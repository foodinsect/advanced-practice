==> flow/design.v <==
`timescale 1ns / 1ps
module temp_bram #(
    parameter MAC_NUM = 8,
    parameter DATA_WIDTH = 64,
    parameter ADDR_WIDTH = $clog2(MAC_NUM)
)(
    input wire clk_i,
    input wire rstn_i ,
    input wire rd_temp_en,               
    input wire wr_temp_en,
    input wire [ADDR_WIDTH-1:0] wr_temp_addr,
    input wire [ADDR_WIDTH-1:0] rd_temp_addr,
    input wire [DATA_WIDTH-1:0] data_i,   
    output reg [DATA_WIDTH-1:0] data_o   
);
    reg [DATA_WIDTH-1:0] bram [0:MAC_NUM-1];
    integer i;
    always @(posedge clk_i or negedge rstn_i) begin
        if (!rstn_i) begin
            for (i = 0; i < MAC_NUM; i = i + 1) begin
                bram[i] <= {DATA_WIDTH{1'b0}};
            end
            data_o <= {DATA_WIDTH{1'b0}};
        end 
        else begin
            if (wr_temp_en) begin
                bram[wr_temp_addr] <= data_i;
            end
            else if (rd_temp_en) begin 
                data_o <= bram[rd_temp_addr]; 
            end 
        end
    end
endmodule
# Step by step through the tools: temp_bram
# What the tools print for temp_bram, step after step.
# Line numbers count from 1 in the design file above.
# Operators: Yosys type, input widths -> output width; for muxes data width and select width s.
setup:
  design: "temp_bram"
  clock_port: "clk_i"
  lib: "sky130hd"
  corner: "tt_025C_1v80"

# Word level
# Counts by Yosys on the flattened word-level netlist (proc, flatten, opt, wreduce). Print and check cells are left out. Cells with the same type and inputs are merged into one.
bits:
  input_bits: 74
  reg_bits: 576
  ramBits: 0
  clocked_rd_ports_x_width: 0
  mem_count: 0
  romBits: 0
  latch_bits: 0
classes:
  n_cmp: 0
  n_eq: 14
  logic: 1
  multipliers: 0
  shift: 0
  mux: 1
  reduce_and_logical: 11
  div_mod_pow: 0
  add_sub_neg: 0
op_table:
  columns: ["cell", "count"]
  rows:
  - ["$pmux 64 s8", 1]
  - ["$eq 3x3->1 const B", 8]
  - ["$reduce_and 2->1", 9]
  - ["$eq 3x2->1 const B", 4]
  - ["$eq 3x1->1 const B", 2]
  - ["$logic_not 3->1", 2]
  - ["$not 1->1", 1]

# Longest topological paths
# Yosys ltp: most cells in a row. Word level: on the elaborated netlist, between registers, memories and ports. Mapped: between sequential cells and ports; inverters and the memories' decode and read muxes count.
logic_depth:
  word_depth: 2
  ABC_AREA: 0
  depth_mapped: 8

# Netlist
# Yosys stat after the flow's synthesis: flattened, memories mapped to cells. It holds for the ABC_AREA given above (unset counts as 0); a run with the other value may have another netlist.
# Totals and module areas in this step are rounded.
synth_totals:
  yosys_area_um2: 25000
  seqArea_um2: 14000
  mapped_cells: 1889
  flip_flops: 576
by_type:
  columns: ["cell", "count"]
  rows:
  - ["sky130_fd_sc_hd__dfrtp_1", 576]
  - ["sky130_fd_sc_hd__mux2_2", 459]
  - ["sky130_fd_sc_hd__mux2i_1", 181]
  - ["sky130_fd_sc_hd__o22ai_1", 114]
  - ["sky130_fd_sc_hd__a221oi_1", 56]
  - ["sky130_fd_sc_hd__nand2_1", 124]
  - ["sky130_fd_sc_hd__o21ai_0", 90]
  - ["sky130_fd_sc_hd__buf_2", 54]
  - ["sky130_fd_sc_hd__buf_6", 24]
  - ["sky130_fd_sc_hd__inv_1", 57]
  - ["sky130_fd_sc_hd__o21ai_1", 41]
  - ["sky130_fd_sc_hd__buf_4", 26]
  - ["sky130_fd_sc_hd__clkbuf_1", 30]
  - ["sky130_fd_sc_hd__nand2b_1", 10]
  - ["sky130_fd_sc_hd__a222oi_1", 4]
  - ["sky130_fd_sc_hd__o211a_1", 4]
  - ["sky130_fd_sc_hd__a22o_1", 3]
  - ["sky130_fd_sc_hd__nand4b_1", 3]
# Other cell types: 16; their cells: 33.

# Path before layout
# OpenSTA on the mapped netlist: ideal clock, no wires. The path of least setup slack (recovery checks aside). Input and output delay are each 20% of the period. Register names are those of the netlist, which keeps one name where synthesis merged equal registers.
synth_path:
  path_type: "in2reg"
  start: "input wr_temp_addr[2]"
  end: "register bram[0][10]"
  n_path_buf: 2
  arrival_time_ns: 1.542
  tclk_ns: 2.11
  t_required_ns: 1.985
  stages: 4
  delay_ns: 1.245
  slack_ns: 0.443
  setup_time_ns: 0.125
  period_less_setup_slack_ns: 1.667
# "delay_ns" is the arrival time less input delay plus setup time.
# "stages": output pins that drive a net of the path, with the launching flip-flop's if there is one; two outputs of one cell count as two.
# "period_less_setup_slack_ns" = period - worst setup slack (recovery checks aside). The figure is calculated, with input and output delays left at 20% of the set period.
# Between the ends stands the longest chain of elaborated cells between them, by number of cells; it is not shown to be the way that was timed. Of several equally long chains one is given.
# Each line given opens the expression or statement behind the cell; cells for indexed reads and writes are added by Yosys, which also makes memories of some case tables.
synth_between:
  cell_sequence: "sky130_fd_sc_hd__buf_2 sky130_fd_sc_hd__nor3_4 sky130_fd_sc_hd__buf_6 sky130_fd_sc_hd__mux2_2"
  elab_chain_cells: 2
  cells_between: 2
  cone_classes: "2 x reduce/logical"
synth_lines:
  columns: ["item", "line", "rtl"]
  rows:
  - ["start, declared", 11, "input wire [ADDR_WIDTH-1:0] wr_temp_addr,"]
  - ["$logic_not 3->1", 27, "bram[wr_temp_addr] <= data_i;"]
  - ["$reduce_and 2->1", null, null]
  - ["end, assigned", 21, "bram[i] <= {DATA_WIDTH{1'b0}};"]
  - ["end, assigned", 27, null]
  - ["end, declared", 16, "reg [DATA_WIDTH-1:0] bram [0:MAC_NUM-1];"]

# Path in the finished layout
# Path of least setup slack in the final report of job 1 (OpenROAD, finished layout, wires in). Where an end is a register, its clock arrival counts in the times.
layout_path:
  path_type: "reg2reg"
  start: "register bram[2][3]"
  end: "register data_o[3]"
  arrival_time_ns: 2.32
  tclk_ns: 1.12
  stages: 5
  slack_ns: -0.64
  n_path_buf: 0
  setup_time_ns: 0.11
  t_required_ns: 1.67
# Between the ends stands the longest chain of elaborated cells between them, by number of cells; it is not shown to be the way that was timed. Of several equally long chains one is given.
layout_between:
  cell_sequence: "sky130_fd_sc_hd__dfrtp_1 sky130_fd_sc_hd__mux2_4 sky130_fd_sc_hd__a222oi_1 sky130_fd_sc_hd__o211a_1 sky130_fd_sc_hd__o21ai_1"
  elab_chain_cells: 1
  cells_between: 1
  cone_classes: "1 x mux"
layout_lines:
  columns: ["item", "line", "rtl"]
  rows:
  - ["start, declared", 16, "reg [DATA_WIDTH-1:0] bram [0:MAC_NUM-1];"]
  - ["start, assigned", 21, "bram[i] <= {DATA_WIDTH{1'b0}};"]
  - ["start, assigned", 27, "bram[wr_temp_addr] <= data_i;"]
  - ["$pmux 64 s8", 30, "data_o <= bram[rd_temp_addr];"]
  - ["end, assigned", 23, "data_o <= {DATA_WIDTH{1'b0}};"]
  - ["end, assigned", 30, null]
  - ["end, declared", 14, "output reg [DATA_WIDTH-1:0] data_o"]

Measured data: module temp_bram, platform sky130hd, 2 stored runs of the flow under differing settings, order arbitrary. Input and output delays are each 20% of the period that was set; the output load is 0.01 pF.
By "achieved_clock_period_ns" is meant the clock period of the run minus its worst setup slack. This is arithmetic on one report: input and output delays are still those of the set period (20% each).
Results are given in rounded form.

--- job 1 ---
==> flow/run.sh <==
#!/bin/bash
# the make line also repeats the synthesis and layout settings of config.mk as NAME=value (left out here)
make -C /OpenROAD-flow-scripts/flow DESIGN_CONFIG=/design/flow/config.mk WORK_HOME=/design/flow/orfs CLKGATE_MAP_FILE= finish
==> flow/config.mk <==
export PLATFORM = sky130hd
export DESIGN_NAME = temp_bram
export DESIGN_NICKNAME = temp_bram
export VERILOG_FILES = /design/flow/design.v
export SDC_FILE = /design/flow/constraint.sdc
export NUM_CORES = 4
export LEC_CHECK = 0
export CAP_MARGIN = 20
export CELL_PAD_IN_SITES_DETAIL_PLACEMENT = 1
export CELL_PAD_IN_SITES_GLOBAL_PLACEMENT = 1
export CORE_MARGIN = 7
export CORE_UTILIZATION = 54
export CTS_CLUSTER_DIAMETER = 131
export MAX_ROUTING_LAYER = met4
export PLACE_DENSITY_LB_ADDON = 0.25
export SLEW_MARGIN = 20
export TNS_END_PERCENT = 95
==> flow/constraint.sdc <==
create_clock -name core_clock -period 1.12 [get_ports {clk_i}]
set_input_delay 0.2240 -clock core_clock [delete_from_list [all_inputs] [get_ports {clk_i}]]
set_output_delay 0.2240 -clock core_clock [all_outputs]
set_load 0.01 [all_outputs]

==> results, as YAML <==
results:
  dieArea_um2: 53000
  fin_tns_ns: -29
  post_synth_area_um2: 25000
  layout_utilization_pct: 74
  achieved_clock_period_ns: 1.765
  worst_setup_slack_ns: -0.64

--- job 2 ---
==> flow/run.sh <==
#!/bin/bash
# the make line also repeats the synthesis and layout settings of config.mk as NAME=value (left out here)
make -C /OpenROAD-flow-scripts/flow DESIGN_CONFIG=/design/flow/config.mk WORK_HOME=/design/flow/orfs CLKGATE_MAP_FILE= finish
==> flow/config.mk <==
export PLATFORM = sky130hd
export DESIGN_NAME = temp_bram
export DESIGN_NICKNAME = temp_bram
export VERILOG_FILES = /design/flow/design.v
export SDC_FILE = /design/flow/constraint.sdc
export NUM_CORES = 4
export LEC_CHECK = 0
export CAP_MARGIN = 20
export CELL_PAD_IN_SITES_DETAIL_PLACEMENT = 1
export CORE_MARGIN = 2
export CORE_UTILIZATION = 27
export CTS_CLUSTER_DIAMETER = 69
export CTS_CLUSTER_SIZE = 34
export GPL_ROUTABILITY_DRIVEN = 0
export GPL_TIMING_DRIVEN = 1
export MAX_ROUTING_LAYER = met5
export MIN_ROUTING_LAYER = met1
export PLACE_DENSITY_LB_ADDON = 0.13
export SLEW_MARGIN = 20
==> flow/constraint.sdc <==
create_clock -name core_clock -period 1.17 [get_ports {clk_i}]
set_input_delay 0.2340 -clock core_clock [delete_from_list [all_inputs] [get_ports {clk_i}]]
set_output_delay 0.2340 -clock core_clock [all_outputs]
set_load 0.01 [all_outputs]

==> results, as YAML <==
results:
  dieArea_um2: 96000
  fin_tns_ns: -14
  post_synth_area_um2: 25000
  layout_utilization_pct: 36
  achieved_clock_period_ns: 1.472
  worst_setup_slack_ns: -0.30
